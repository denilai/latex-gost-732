==> flow/design.v <==
`timescale 1ns / 1ps
module NexysDisplay(
input CLK,
input RST,
input [31:0] HEX_IN,
input [7:0] DISP_EN,
output CA,
output CB,
output CC,
output CD,
output CE,
output CF,
output CG,
output DP,
output [7:0] AN
);
reg [9:0] CLK_DIV_H, CLK_DIV_L;
reg CEO_DIV_H, CEO_DIV_L;
reg [2:0] DIGIT_CNT;
reg [3:0] I_CODE;
wire O_SEG_A, O_SEG_B, O_SEG_C, O_SEG_D, O_SEG_E, O_SEG_F, O_SEG_G;
reg [7:0] ANODE_DC;
always @ (posedge CLK, posedge RST)
if(RST)
	begin
		CLK_DIV_H <= 10'h000;
		CLK_DIV_L <= 10'h000;
		CEO_DIV_H <= 1'b0;
		CEO_DIV_L <= 1'b0;
	end
else
	begin
		if(CLK_DIV_H == 10'h063)  
			begin
				CLK_DIV_H <= 10'h000;
				CEO_DIV_H <= 1'b1;
			end
		else
			begin
				CLK_DIV_H <= CLK_DIV_H + 1;
				CEO_DIV_H <= 1'b0;
			end
		if(CEO_DIV_H)
			begin
				if(&(CLK_DIV_L))
					CLK_DIV_L <= 10'h000;
				else
					CLK_DIV_L <= CLK_DIV_L + 1;
			end
		if(&(CLK_DIV_L) & CEO_DIV_H)
			CEO_DIV_L <= 1'b1;
		else
			CEO_DIV_L <= 1'b0;
	end
always @ (posedge CLK, posedge RST)
if(RST) DIGIT_CNT <= 3'd0;
else if(CEO_DIV_L) DIGIT_CNT <= DIGIT_CNT + 1;
always @ (DIGIT_CNT, HEX_IN, DISP_EN)
case(DIGIT_CNT)
3'd0:
begin
I_CODE <= HEX_IN[3:0];
ANODE_DC <= DISP_EN[0] ? 8'd1 : 0;
end
3'd1:
begin
I_CODE <= HEX_IN[7:4];
ANODE_DC <= DISP_EN[1] ? 8'd2 : 0;
end
3'd2:
begin
I_CODE <= HEX_IN[11:8];
ANODE_DC <= DISP_EN[2] ? 8'd4 : 0;
end
3'd3:
begin
I_CODE <= HEX_IN[15:12];
ANODE_DC <= DISP_EN[3] ? 8'd8 : 0;
end
3'd4:
begin
I_CODE <= HEX_IN[19:16];
ANODE_DC <= DISP_EN[4] ? 8'd16 : 0;
end
3'd5:
begin
I_CODE <= HEX_IN[23:20];
ANODE_DC <= DISP_EN[5] ? 8'd32 : 0;
end
3'd6:
begin
I_CODE <= HEX_IN[27:24];
ANODE_DC <= DISP_EN[6] ? 8'd64 : 0;
end
default:
begin
I_CODE <= HEX_IN[31:28];
ANODE_DC <= DISP_EN[7] ? 8'd128 : 0;
end
endcase
SevenSegDec DISP_DEC (
.I_CODE(I_CODE), 
.O_SEG_A(O_SEG_A), 
.O_SEG_B(O_SEG_B), 
.O_SEG_C(O_SEG_C),
.O_SEG_D(O_SEG_D), 
.O_SEG_E(O_SEG_E), 
.O_SEG_F(O_SEG_F),
.O_SEG_G(O_SEG_G));
assign AN = ~ANODE_DC | {8{RST}};
assign CA = ~O_SEG_A;
assign CB = ~O_SEG_B;
assign CC = ~O_SEG_C;
assign CD = ~O_SEG_D;
assign CE = ~O_SEG_E;
assign CF = ~O_SEG_F;
assign CG = ~O_SEG_G;
assign DP = 0;
endmodule
`timescale 1ns / 1ps
module SevenSegDec(
input [3:0] I_CODE,  
output reg O_SEG_A,  
output reg O_SEG_B,  
output reg O_SEG_C,  
output reg O_SEG_D,  
output reg O_SEG_E,  
output reg O_SEG_F,  
output reg O_SEG_G  
);
always @ (I_CODE)
case(I_CODE)
4'h0:
begin
O_SEG_A <= 1'b1;
O_SEG_B <= 1'b1;
O_SEG_C <= 1'b1;
O_SEG_D <= 1'b1;
O_SEG_E <= 1'b1;
O_SEG_F <= 1'b1;
O_SEG_G <= 1'b0;
end
4'h1:
begin
O_SEG_A <= 1'b0;
O_SEG_B <= 1'b1;
O_SEG_C <= 1'b1;
O_SEG_D <= 1'b0;
O_SEG_E <= 1'b0;
O_SEG_F <= 1'b0;
O_SEG_G <= 1'b0;
end
4'h2:
begin
O_SEG_A <= 1'b1;
O_SEG_B <= 1'b1;
O_SEG_C <= 1'b0;
O_SEG_D <= 1'b1;
O_SEG_E <= 1'b1;
O_SEG_F <= 1'b0;
O_SEG_G <= 1'b1;
end
4'h3:
begin
O_SEG_A <= 1'b1;
O_SEG_B <= 1'b1;
O_SEG_C <= 1'b1;
O_SEG_D <= 1'b1;
O_SEG_E <= 1'b0;
O_SEG_F <= 1'b0;
O_SEG_G <= 1'b1;
end
4'h4:
begin
O_SEG_A <= 1'b0;
O_SEG_B <= 1'b1;
O_SEG_C <= 1'b1;
O_SEG_D <= 1'b0;
O_SEG_E <= 1'b0;
O_SEG_F <= 1'b1;
O_SEG_G <= 1'b1;
end
4'h5:
begin
O_SEG_A <= 1'b1;
O_SEG_B <= 1'b0;
O_SEG_C <= 1'b1;
O_SEG_D <= 1'b1;
O_SEG_E <= 1'b0;
O_SEG_F <= 1'b1;
O_SEG_G <= 1'b1;
end
4'h6:
begin
O_SEG_A <= 1'b1;
O_SEG_B <= 1'b0;
O_SEG_C <= 1'b1;
O_SEG_D <= 1'b1;
O_SEG_E <= 1'b1;
O_SEG_F <= 1'b1;
O_SEG_G <= 1'b1;
end
4'h7:
begin
O_SEG_A <= 1'b1;
O_SEG_B <= 1'b1;
O_SEG_C <= 1'b1;
O_SEG_D <= 1'b0;
O_SEG_E <= 1'b0;
O_SEG_F <= 1'b0;
O_SEG_G <= 1'b0;
end
4'h8:
begin
O_SEG_A <= 1'b1;
O_SEG_B <= 1'b1;
O_SEG_C <= 1'b1;
O_SEG_D <= 1'b1;
O_SEG_E <= 1'b1;
O_SEG_F <= 1'b1;
O_SEG_G <= 1'b1;
end
4'h9:
begin
O_SEG_A <= 1'b1;
O_SEG_B <= 1'b1;
O_SEG_C <= 1'b1;
O_SEG_D <= 1'b1;
O_SEG_E <= 1'b0;
O_SEG_F <= 1'b1;
O_SEG_G <= 1'b1;
end
4'hA:
begin
O_SEG_A <= 1'b1;
O_SEG_B <= 1'b1;
O_SEG_C <= 1'b1;
O_SEG_D <= 1'b0;
O_SEG_E <= 1'b1;
O_SEG_F <= 1'b1;
O_SEG_G <= 1'b1;
end
4'hB:
begin
O_SEG_A <= 1'b0;
O_SEG_B <= 1'b0;
O_SEG_C <= 1'b1;
O_SEG_D <= 1'b1;
O_SEG_E <= 1'b1;
O_SEG_F <= 1'b1;
O_SEG_G <= 1'b1;
end
4'hC:
begin
O_SEG_A <= 1'b1;
O_SEG_B <= 1'b0;
O_SEG_C <= 1'b0;
O_SEG_D <= 1'b1;
O_SEG_E <= 1'b1;
O_SEG_F <= 1'b1;
O_SEG_G <= 1'b0;
end
4'hD:
begin
O_SEG_A <= 1'b0;
O_SEG_B <= 1'b1;
O_SEG_C <= 1'b1;
O_SEG_D <= 1'b1;
O_SEG_E <= 1'b1;
O_SEG_F <= 1'b0;
O_SEG_G <= 1'b1;
end
4'hE:
begin
O_SEG_A <= 1'b1;
O_SEG_B <= 1'b0;
O_SEG_C <= 1'b0;
O_SEG_D <= 1'b1;
O_SEG_E <= 1'b1;
O_SEG_F <= 1'b1;
O_SEG_G <= 1'b1;
end
default:
begin
O_SEG_A <= 1'b1;
O_SEG_B <= 1'b0;
O_SEG_C <= 1'b0;
O_SEG_D <= 1'b0;
O_SEG_E <= 1'b1;
O_SEG_F <= 1'b1;
O_SEG_G <= 1'b1;
end
endcase
endmodule
# --- From RTL to reports: NexysDisplay ---
# The steps from the RTL of NexysDisplay to its reports follow in flow order.
# Line numbers count from 1 in the design file above.
# Library cell names are shortened.
inputs:
  top: "NexysDisplay"
  clock: "CLK"
  cell_library: "sky130hd"
  pvt_corner: "tt_025C_1v80"

# --- After elaboration ---
# Counts by Yosys on the flattened word-level netlist (proc, flatten, opt, wreduce; memories kept). Register bits leave out memories and registers merged into their read ports (data or address); mux counts leave out enables and synchronous resets folded into registers. Print and check cells are left out. Cells with the same type and inputs are merged into one.
# Memory sizes are those after Yosys's memory passes, which may raise the word count (mostly to a power of two), join words into wider ones and drop unused or constant bits.
classes:
  reduce_and_logical: 2
  eq_ne: 7
  addsub: 3
  mux: 14
  logic: 10
ops:
  columns: ["op", "n"]
  rows:
  - ["case mux 8 bit (select 7 bit)", 1]
  - ["case mux 4 bit (select 7 bit)", 1]
  - ["adder 10 x 1 -> 10 bit (second input constant)", 2]
  - ["two-way mux 10 bit", 2]
  - ["equality test 10 x 7 -> 1 bit (second input constant)", 1]
  - ["AND reduction 10 bit", 1]
  - ["equality test 3 bit (second input constant)", 3]
  - ["OR 8 bit", 1]
  - ["inverter 8 bit", 1]
  - ["two-way mux 8 bit", 1]
  - ["inverter 1 bit", 7]
  - ["two-way mux 7 bit", 1]
  - ["equality test 3 x 2 -> 1 bit (second input constant)", 2]
  - ["two-way mux 6 bit", 1]
  - ["two-way mux 5 bit", 1]
  - ["two-way mux 4 bit", 1]
  - ["adder 3 x 1 -> 3 bit (second input constant)", 1]
  - ["equality test 3 x 1 -> 1 bit (second input constant)", 1]
  - ["zero test 3 bit", 1]
  - ["two-way mux 3 bit", 1]
  - ["two-way mux 1 bit", 3]
  - ["two-way mux 2 bit", 1]
  - ["bitwise AND 1 bit", 1]
bits:
  ff_bits: 25
  memories: 1
  mem_bits_ro: 112
mem_list:
  columns: ["memory", "words", "word_bits", "read_ports", "write_ports", "line", "text"]
  rows:
  - ["(name not given)", 16, 7, 1, 0, 132, "case(I_CODE)"]

# --- Logic depth ---
# Yosys ltp: most cells in a row. Word level: on the elaborated netlist, between registers, memories and ports. Mapped: between sequential cells and ports; inverters and the memories' decode and read muxes count.
logic_depth:
  word_depth: 4
  abc_area: 0
  depth_mapped: 11
  ltp_nobuf: 9

# --- Synthesis result ---
# The flow's flattened synthesis, as Yosys stat reports it; memories are mapped. The netlist is that of the ABC_AREA named above (0 if unset); the other value can give another one.
types:
  columns: ["cell", "n", "area_total_um2"]
  rows:
  - ["dfrtp_1", 25, 625.6]
  - ["ha_1", 11, 137.632]
  - ["xnor2_1", 13, 113.859]
  - ["nand3_1", 21, 105.101]
  - ["mux2i_1", 7, 70.067]
  - ["nor2_1", 18, 67.565]
  - ["o32ai_4", 2, 55.053]
  - ["nand2_1", 12, 45.043]
  - ["a221oi_1", 4, 35.034]
  - ["xor2_1", 4, 35.034]
  - ["buf_6", 3, 33.782]
  - ["nand4_1", 5, 31.28]
  - ["a22oi_1", 4, 30.029]
  - ["inv_1", 7, 26.275]
  - ["a21oi_1", 5, 25.024]
  - ["o211ai_1", 3, 22.522]
  - ["o21ai_0", 4, 20.019]
  - ["o22a_2", 2, 20.019]
# Other cell types: 22; their cells: 31.
mapped:
  buf_cells: 10
  mapped_area_um2: 1709.1
  cell_count: 181
  ffs: 25
# By module: a second synthesis without flattening, with its own total; a netlist apart from the flattened one above.
unflattened:
  cells_unflattened: 198
  hier_area_um2: 1814.2
# Rows give one instance, submodules left out.
modules:
  columns: ["mod", "instances", "mod_area_um2", "cells"]
  rows:
  - ["NexysDisplay", 1, 1526.5, 165]
  - ["SevenSegDec", 1, 287.8, 33]

# --- Path before layout ---
# Source: OpenSTA report_checks on the synthesized netlist (no wires, ideal clock, input and output delay 20% of the period each), path of least setup slack; recovery checks are left aside. Register names are those of the netlist, which keeps one name where synthesis merged equal registers.
synth_timing:
  kind: "reg-to-output"
  startpoint: "reg DIGIT_CNT[0]"
  endpoint: "out CC"
  setup_slack_ps: 88
  clock_period_ps: 3180
  path_stages: 9
  required_ps: 2544
  path_buffers: 1
  path_delay_ps: 2456
  launch_ps: 0
  arrival_time_ps: 2456
  out_delay_ps: 636
  period_less_setup_slack_ps: 3092
# "path_delay_ps" = arrival - input delay + setup time.
# At an output port there is no setup time.
# "path_stages": output pins that drive a net of the path, with the launching flip-flop's if there is one; two outputs of one cell count as two.
# "period_less_setup_slack_ps" = period - worst setup slack (recovery checks aside). The figure is calculated, with input and output delays left at 20% of the set period.
# The rows between start and end are the longest chain of elaborated cells between them; the timing report does not say that the signal goes this way. Where chains are equally long, one stands for them.
# A line is the first line of the expression or statement that the cell stems from. Yosys adds cells for indexed reads and writes and turns some case tables into memories.
# The chain passes a memory read, where the word-level depth is cut; so it can be longer than that depth.
synth_between:
  cell_sequence: "dfrtp_1 -> ha_1 -> ha_1 -> or4_4 -> buf_6 -> o32ai_4 -> inv_1 -> ha_1 -> o31ai_1"
  elab_chain_cells: 4
  cone_cells: 10
  cone_lines: 3
  cone_classes: "6 x eq/ne; 1 x mux; 1 x logic; 1 x reduce/logical; 1 x memory"
synth_lines:
  columns: ["element", "line", "text"]
  rows:
  - ["start, declared", 19, "reg [2:0] DIGIT_CNT;"]
  - ["start, assigned", 56, "if(RST) DIGIT_CNT <= 3'd0;"]
  - ["start, assigned", 57, "else if(CEO_DIV_L) DIGIT_CNT <= DIGIT_CNT + 1;"]
  - ["equality test 3 bit", 59, "case(DIGIT_CNT)"]
  - ["case mux 4 bit (select 7 bit)", 59, null]
  - ["memory read (16 x 7 bit)", 132, "case(I_CODE)"]
  - ["inverter 1 bit", 113, "assign CC = ~O_SEG_C;"]
  - ["end, declared", 9, "output CC,"]

# --- Timing after layout ---
# Path of least setup slack in the final report of run A (OpenROAD, finished layout, wires in). Where an end is a register, its clock arrival counts in the times.
# The report prints the path's times to 10 ps; the period is as set.
layout_timing:
  kind: "input-to-output"
  startpoint: "in HEX_IN[20]"
  endpoint: "out CA"
  out_delay_ps: 1120
  required_ps: 4470
  arrival_time_ps: 2960
  clock_period_ps: 5590
  input_delay_ps: 1120
  path_stages: 9
  setup_slack_ps: 1520
  path_buffers: 3
  launch_ps: 1120
# The rows between start and end are the longest chain of elaborated cells between them; the timing report does not say that the signal goes this way. Where chains are equally long, one stands for them.
# The chain passes a memory read, where the word-level depth is cut; so it can be longer than that depth.
layout_between:
  cell_sequence: "clkdlybuf4s50_1 -> a22oi_2 -> a21oi_2 -> o32ai_4 -> buf_6 -> inv_4 -> ha_4 -> a221o_1 -> buf_2"
  elab_chain_cells: 3
  cone_cells: 3
  cone_lines: 3
  cone_classes: "1 x mux; 1 x logic; 1 x memory"
layout_lines:
  columns: ["element", "line", "text"]
  rows:
  - ["start, declared", 5, "input [31:0] HEX_IN,"]
  - ["case mux 4 bit (select 7 bit)", 59, "case(DIGIT_CNT)"]
  - ["memory read (16 x 7 bit)", 132, "case(I_CODE)"]
  - ["inverter 1 bit", 111, "assign CA = ~O_SEG_A;"]
  - ["end, declared", 7, "output CA,"]

2 stored runs of NexysDisplay in the flow (synthesis by Yosys, layout by OpenROAD, sky130hd cells), in arbitrary order. Constraints: input delay and output delay 20% of the set period each, output load 0.01 pF.
"achievedPeriod_ps" = clock period - worst setup slack. The figure is calculated, with input and output delays left at 20% of the set period.
"critical_path_time_ps" is the time allowed to the run's worst setup path (the clock period less input and output delay, where it has them) less its slack. Clock arrival times count: a late capture clock shortens it, a late launch clock lengthens it.
By "final_power_mw" is meant OpenSTA's value without simulated activity: inputs other than the clock are taken to toggle once in ten clock periods, and the tool carries that through the logic.
"critical_path_time_ps" is given in steps of 10 ps.

--- run A ---
==> flow/run.sh <==
#!/bin/bash
# the make line also repeats the synthesis and layout settings of config.mk as NAME=value (left out here)
make -C /OpenROAD-flow-scripts/flow DESIGN_CONFIG=/design/flow/config.mk WORK_HOME=/design/flow/orfs CLKGATE_MAP_FILE= finish
==> flow/config.mk <==
export PLATFORM = sky130hd
export DESIGN_NAME = NexysDisplay
export DESIGN_NICKNAME = NexysDisplay
export VERILOG_FILES = /design/flow/design.v
export SDC_FILE = /design/flow/constraint.sdc
export NUM_CORES = 4
export LEC_CHECK = 0
export CAP_MARGIN = 20
export CORE_MARGIN = 2
export CORE_UTILIZATION = 45
export CTS_CLUSTER_DIAMETER = 330
export MAX_ROUTING_LAYER = met5
export PLACE_DENSITY = 0.83
export SETUP_SLACK_MARGIN = 1.47
export SLEW_MARGIN = 20
==> flow/constraint.sdc <==
create_clock -name core_clock -period 5.59 [get_ports {CLK}]
set_input_delay 1.1180 -clock core_clock [delete_from_list [all_inputs] [get_ports {CLK}]]
set_output_delay 1.1180 -clock core_clock [all_outputs]
set_load 0.01 [all_outputs]

==> results, as YAML <==
results:
  post_synth_area_um2: 1709.1
  design.die.area_um2: 4307.3
  finish.stdcell_area_um2: 2536.2
  layout_utilization_frac: 0.693
  setup_worst_slack_ps: 1517
  fin_tns_ps: 0
  holdWs_ps: 476
  final_power_mw: 0.3687
  achievedPeriod_ps: 4073
  critical_path_time_ps: 1840
  worst_path_kind: "input-to-output"

--- run B ---
==> flow/run.sh <==
#!/bin/bash
# the make line also repeats the synthesis and layout settings of config.mk as NAME=value (left out here)
make -C /OpenROAD-flow-scripts/flow DESIGN_CONFIG=/design/flow/config.mk WORK_HOME=/design/flow/orfs CLKGATE_MAP_FILE= finish
==> flow/config.mk <==
export PLATFORM = sky130hd
export DESIGN_NAME = NexysDisplay
export DESIGN_NICKNAME = NexysDisplay
export VERILOG_FILES = /design/flow/design.v
export SDC_FILE = /design/flow/constraint.sdc
export NUM_CORES = 4
export LEC_CHECK = 0
export CAP_MARGIN = 20
export CORE_MARGIN = 2
export CORE_UTILIZATION = 40
export SLEW_MARGIN = 20
==> flow/constraint.sdc <==
create_clock -name core_clock -period 2.54 [get_ports {CLK}]
set_input_delay 0.5080 -clock core_clock [delete_from_list [all_inputs] [get_ports {CLK}]]
set_output_delay 0.5080 -clock core_clock [all_outputs]
set_load 0.01 [all_outputs]

==> results, as YAML <==
results:
  post_synth_area_um2: 1709.1
  design.die.area_um2: 4811.5
  finish.stdcell_area_um2: 2767.7
  layout_utilization_frac: 0.682
  setup_worst_slack_ps: -669
  fin_tns_ps: -4236
  holdWs_ps: 478
  final_power_mw: 0.8167
  achievedPeriod_ps: 3209
  critical_path_time_ps: 2700
  worst_path_kind: "reg-to-output"
