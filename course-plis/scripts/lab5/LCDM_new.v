==> flow/design.v <==
`timescale 1ns / 1ps
module LCDMatrixDriverNew(
    input [63:0] data,
	 input CLK,
    input CE,
	 input RST,
    output reg [7:0] col_select,
    output reg [7:0] rows
	 );
    reg [2:0] column_ctr;
    reg [3:0] digit;
    reg [7:0] mem [127:0];
    initial
    begin
        digit = 0;
        column_ctr = 0;
        col_select = 8'hFF;
    end
    wire digit_reg_ceo;
    assign digit_reg_ceo = column_ctr == 7;
    always@*
    begin
        case(column_ctr)
            3'd0: col_select <= 8'b01111111;
            3'd1: col_select <= 8'b10111111;
            3'd2: col_select <= 8'b11011111;
            3'd3: col_select <= 8'b11101111;
            3'd4: col_select <= 8'b11110111;
            3'd5: col_select <= 8'b11111011;
            3'd6: col_select <= 8'b11111101;
            3'd7: col_select <= 8'b11111110;
        endcase
    end
    always@*
    begin
        rows = {data[63-column_ctr],
					 data[55-column_ctr],
					 data[47-column_ctr],
					 data[39-column_ctr],
					 data[31-column_ctr],
					 data[23-column_ctr],
					 data[15-column_ctr],
					 data[7-column_ctr]
		  };
    end
    always@(posedge CLK, posedge RST) 
    begin
		if (RST)
			begin
			  digit = 0;
			  column_ctr = 0;
			  col_select = 8'hFF;
			end
			else
				begin
				  if(CE)
				  begin
						column_ctr <= column_ctr + 1;
				  end
				  if(digit_reg_ceo)
				  begin
						digit <= data;
				  end
			  end
    end
endmodule
Step by step through the tools: LCDMatrixDriverNew
Tool output for the design above, in the order of the flow.
Lines are those of the file above, counted from 1.
A cell with - has no value.
- design top: LCDMatrixDriverNew
- clock: CLK
- library: sky130hd
- corner: tt_025C_1v80

Elaborated design
Source: Yosys, flattened and elaborated, memories not mapped. Widths are those after wreduce; folded enables and synchronous resets count as part of the registers. Registers that Yosys merges into a memory's read port (data or address) are not register bits. Print and check cells do not count. Equal cells are merged and count once.
- noted add/sub/neg operators: 9
- shifts and indexed selects at 8
- operator list (kind ; number):
    64-bit by 7-bit indexed select with 1-bit output ; 4
    64-bit by 6-bit indexed select with 1-bit output ; 2
    64-bit by 4-bit indexed select with 1-bit output ; 1
    64-bit by 5-bit indexed select with 1-bit output ; 1
    6-bit by 3-bit subtractor with 7-bit output (first input constant) ; 4
    5-bit by 3-bit subtractor with 6-bit output (first input constant) ; 2
    4-bit by 3-bit subtractor with 5-bit output (first input constant) ; 1
    3-bit by 3-bit subtractor with 4-bit output (first input constant) ; 1
    3-bit by 1-bit adder with 3-bit output (second input constant) ; 1
- noted cells after elaboration: 18
- bits of input ports at 67
- register bits: 3
- noted output and inout bits: 16

Depth
Depth = most cells in a row (Yosys ltp): at word level without a register or memory, in the mapped netlist without a sequential cell, where the memories' decode and read muxes count.
- word-level depth at 2
- ABC_AREA: 0
- mapped depth: 4
- noted gate-level depth less buffers: 3

Netlist
Source: synth_stat.txt of the flow (Yosys; design flattened, memories mapped). It holds for the ABC_AREA given above (unset counts as 0); a run with the other value may have another netlist.
- mapped cells at 47
- flip-flop cells: 3
- area of sequential cells at 75.1 µm²
- noted buffer cells: 13
- noted cell area after synthesis: 742.0 µm²
- cells by type (cell ; number ; area in all (µm²)):
    sky130_fd_sc_hd__mux4_1 ; 16 ; 420.403
    sky130_fd_sc_hd__mux2_2 ; 9 ; 101.347
    sky130_fd_sc_hd__dfrtp_1 ; 3 ; 75.072
    sky130_fd_sc_hd__buf_4 ; 8 ; 60.058
    sky130_fd_sc_hd__buf_12 ; 1 ; 20.019
    sky130_fd_sc_hd__ha_1 ; 1 ; 12.512
    sky130_fd_sc_hd__buf_6 ; 1 ; 11.261
    sky130_fd_sc_hd__xnor2_1 ; 1 ; 8.758
    sky130_fd_sc_hd__xor2_1 ; 1 ; 8.758
    sky130_fd_sc_hd__clkbuf_1 ; 2 ; 7.507
    sky130_fd_sc_hd__buf_2 ; 1 ; 5.005
    sky130_fd_sc_hd__conb_1 ; 1 ; 3.754
    sky130_fd_sc_hd__inv_1 ; 1 ; 3.754
    sky130_fd_sc_hd__nand2_1 ; 1 ; 3.754

Path before layout
Path of least setup slack by OpenSTA after synthesis, without wires, with an ideal clock, recovery checks aside; 20% of the period is set as input and as output delay. Where synthesis merged equal registers, the netlist keeps one of their names.
- path kind: flip-flop to output port
- start point: register column_ctr[0]
- end point: output port rows[0]
- noted path buffers: 2
- driving pins on the path: 5
- required time: 1.352 ns
- noted data arrival time: 1.433 ns
- noted time at the first pin: 0.000 ns
- output delay: 0.338 ns
- path delay: 1.433 ns
- period: 1.69 ns
- noted slack: -0.081 ns
- noted synthesis period reached: 1.771 ns
"path delay" is the arrival time less input delay plus setup time.
At an output port there is no setup time.
"driving pins on the path" counts driving pins, that of a launching flip-flop among them; a cell with two outputs on the path counts twice.
"synthesis period reached" is the clock period less the worst setup slack; recovery checks do not enter. This is arithmetic on one report: input and output delays are still those of the set period (20% each).
The rows between start and end are the longest chain of elaborated cells between them; the timing report does not say that the signal goes this way. Where chains are equally long, one stands for them.
A line is the first line of the expression or statement that the cell stems from. Yosys adds cells for indexed reads and writes and turns some case tables into memories.
- cells stage by stage: sky130_fd_sc_hd__dfrtp_1 -> sky130_fd_sc_hd__buf_6 -> sky130_fd_sc_hd__buf_12 -> sky130_fd_sc_hd__mux4_1 -> sky130_fd_sc_hd__mux2_2
- cells in the longest elaborated chain at 2
- noted elaborated cells on any way between the ends: 2
- noted RTL lines with such cells: 1
- those cells by class: add/sub: 1; shift: 1
- RTL lines, path after synthesis (what ; line ; RTL):
    start: declaration ; 10 ; reg [2:0] column_ctr;
    start: assignment ; 51 ; column_ctr = 0;
    start: assignment ; 58 ; column_ctr <= column_ctr + 1;
    3-bit by 3-bit subtractor with 4-bit output ; 43 ; data[7-column_ctr]
    64-bit by 4-bit indexed select with 1-bit output ; 43 ;
    end: declaration ; 8 ; output reg [7:0] rows

Path in the finished layout
Path of least setup slack in the final report of stored run 2 (OpenROAD, finished layout, wires in). Where an end is a register, its clock arrival counts in the times.
- path kind: input port to output port
- start point: input port data[44]
- end point: output port rows[5]
- required time: 2.50 ns
- period: 3.13 ns
- noted path buffers: 2
- noted time at the first pin: 0.63 ns
- external input delay: 0.63 ns
- noted slack: 0.19 ns
- driving pins on the path: 4
- noted data arrival time: 2.31 ns
- output delay: 0.63 ns
The rows between start and end are the longest chain of elaborated cells between them; the timing report does not say that the signal goes this way. Where chains are equally long, one stands for them.
- cells stage by stage: sky130_fd_sc_hd__clkdlybuf4s50_1 -> sky130_fd_sc_hd__mux4_1 -> sky130_fd_sc_hd__mux2_2 -> sky130_fd_sc_hd__clkdlybuf4s50_1
- cells in the longest elaborated chain at 1
- noted elaborated cells on any way between the ends: 1
- noted RTL lines with such cells: 1
- those cells by class: shift: 1
- RTL lines, path post-layout (what ; line ; RTL):
    start: declaration ; 3 ; input [63:0] data,
    64-bit by 7-bit indexed select with 1-bit output ; 38 ; data[47-column_ctr],
    end: declaration ; 8 ; output reg [7:0] rows

## Implementation results

Stored flow runs of LCDMatrixDriverNew (2 of them; Yosys, OpenROAD, sky130hd). They differ in their settings and are not a sequence. Constraints: input delay and output delay 20% of the set period each, output load 0.01 pF.
"clock period reached" = clock period - worst setup slack. The figure is calculated, with input and output delays left at 20% of the set period.
"power" is the tool's figure for a default switching activity; nothing was simulated.

Stored run 1
Settings were period_ns = 1.45; CORE_UTILIZATION = 49; PLACE_DENSITY_LB_ADDON = 0.07; HOLD_SLACK_MARGIN = -0.05; CELL_PAD_IN_SITES_DETAIL_PLACEMENT = 2; TNS_END_PERCENT = 35; CAP_MARGIN = 5; SLEW_MARGIN = 40; CORE_MARGIN = 2
- no final report: placement broke off with FLW-0024

Stored run 2
Settings were period_ns = 3.13; CAP_MARGIN = 20; CORE_MARGIN = 2; CORE_UTILIZATION = 40; SLEW_MARGIN = 20
- noted the area of the synthesized netlist: 742.0 µm²
- die outline area: 2215.6 µm²
- utilization in the final report: 85.1 %
- worst setup slack after layout at 0.189 ns
- total negative slack at 0.000 ns
- noted the power: 884.4 µW
- clock period reached at 2.941 ns
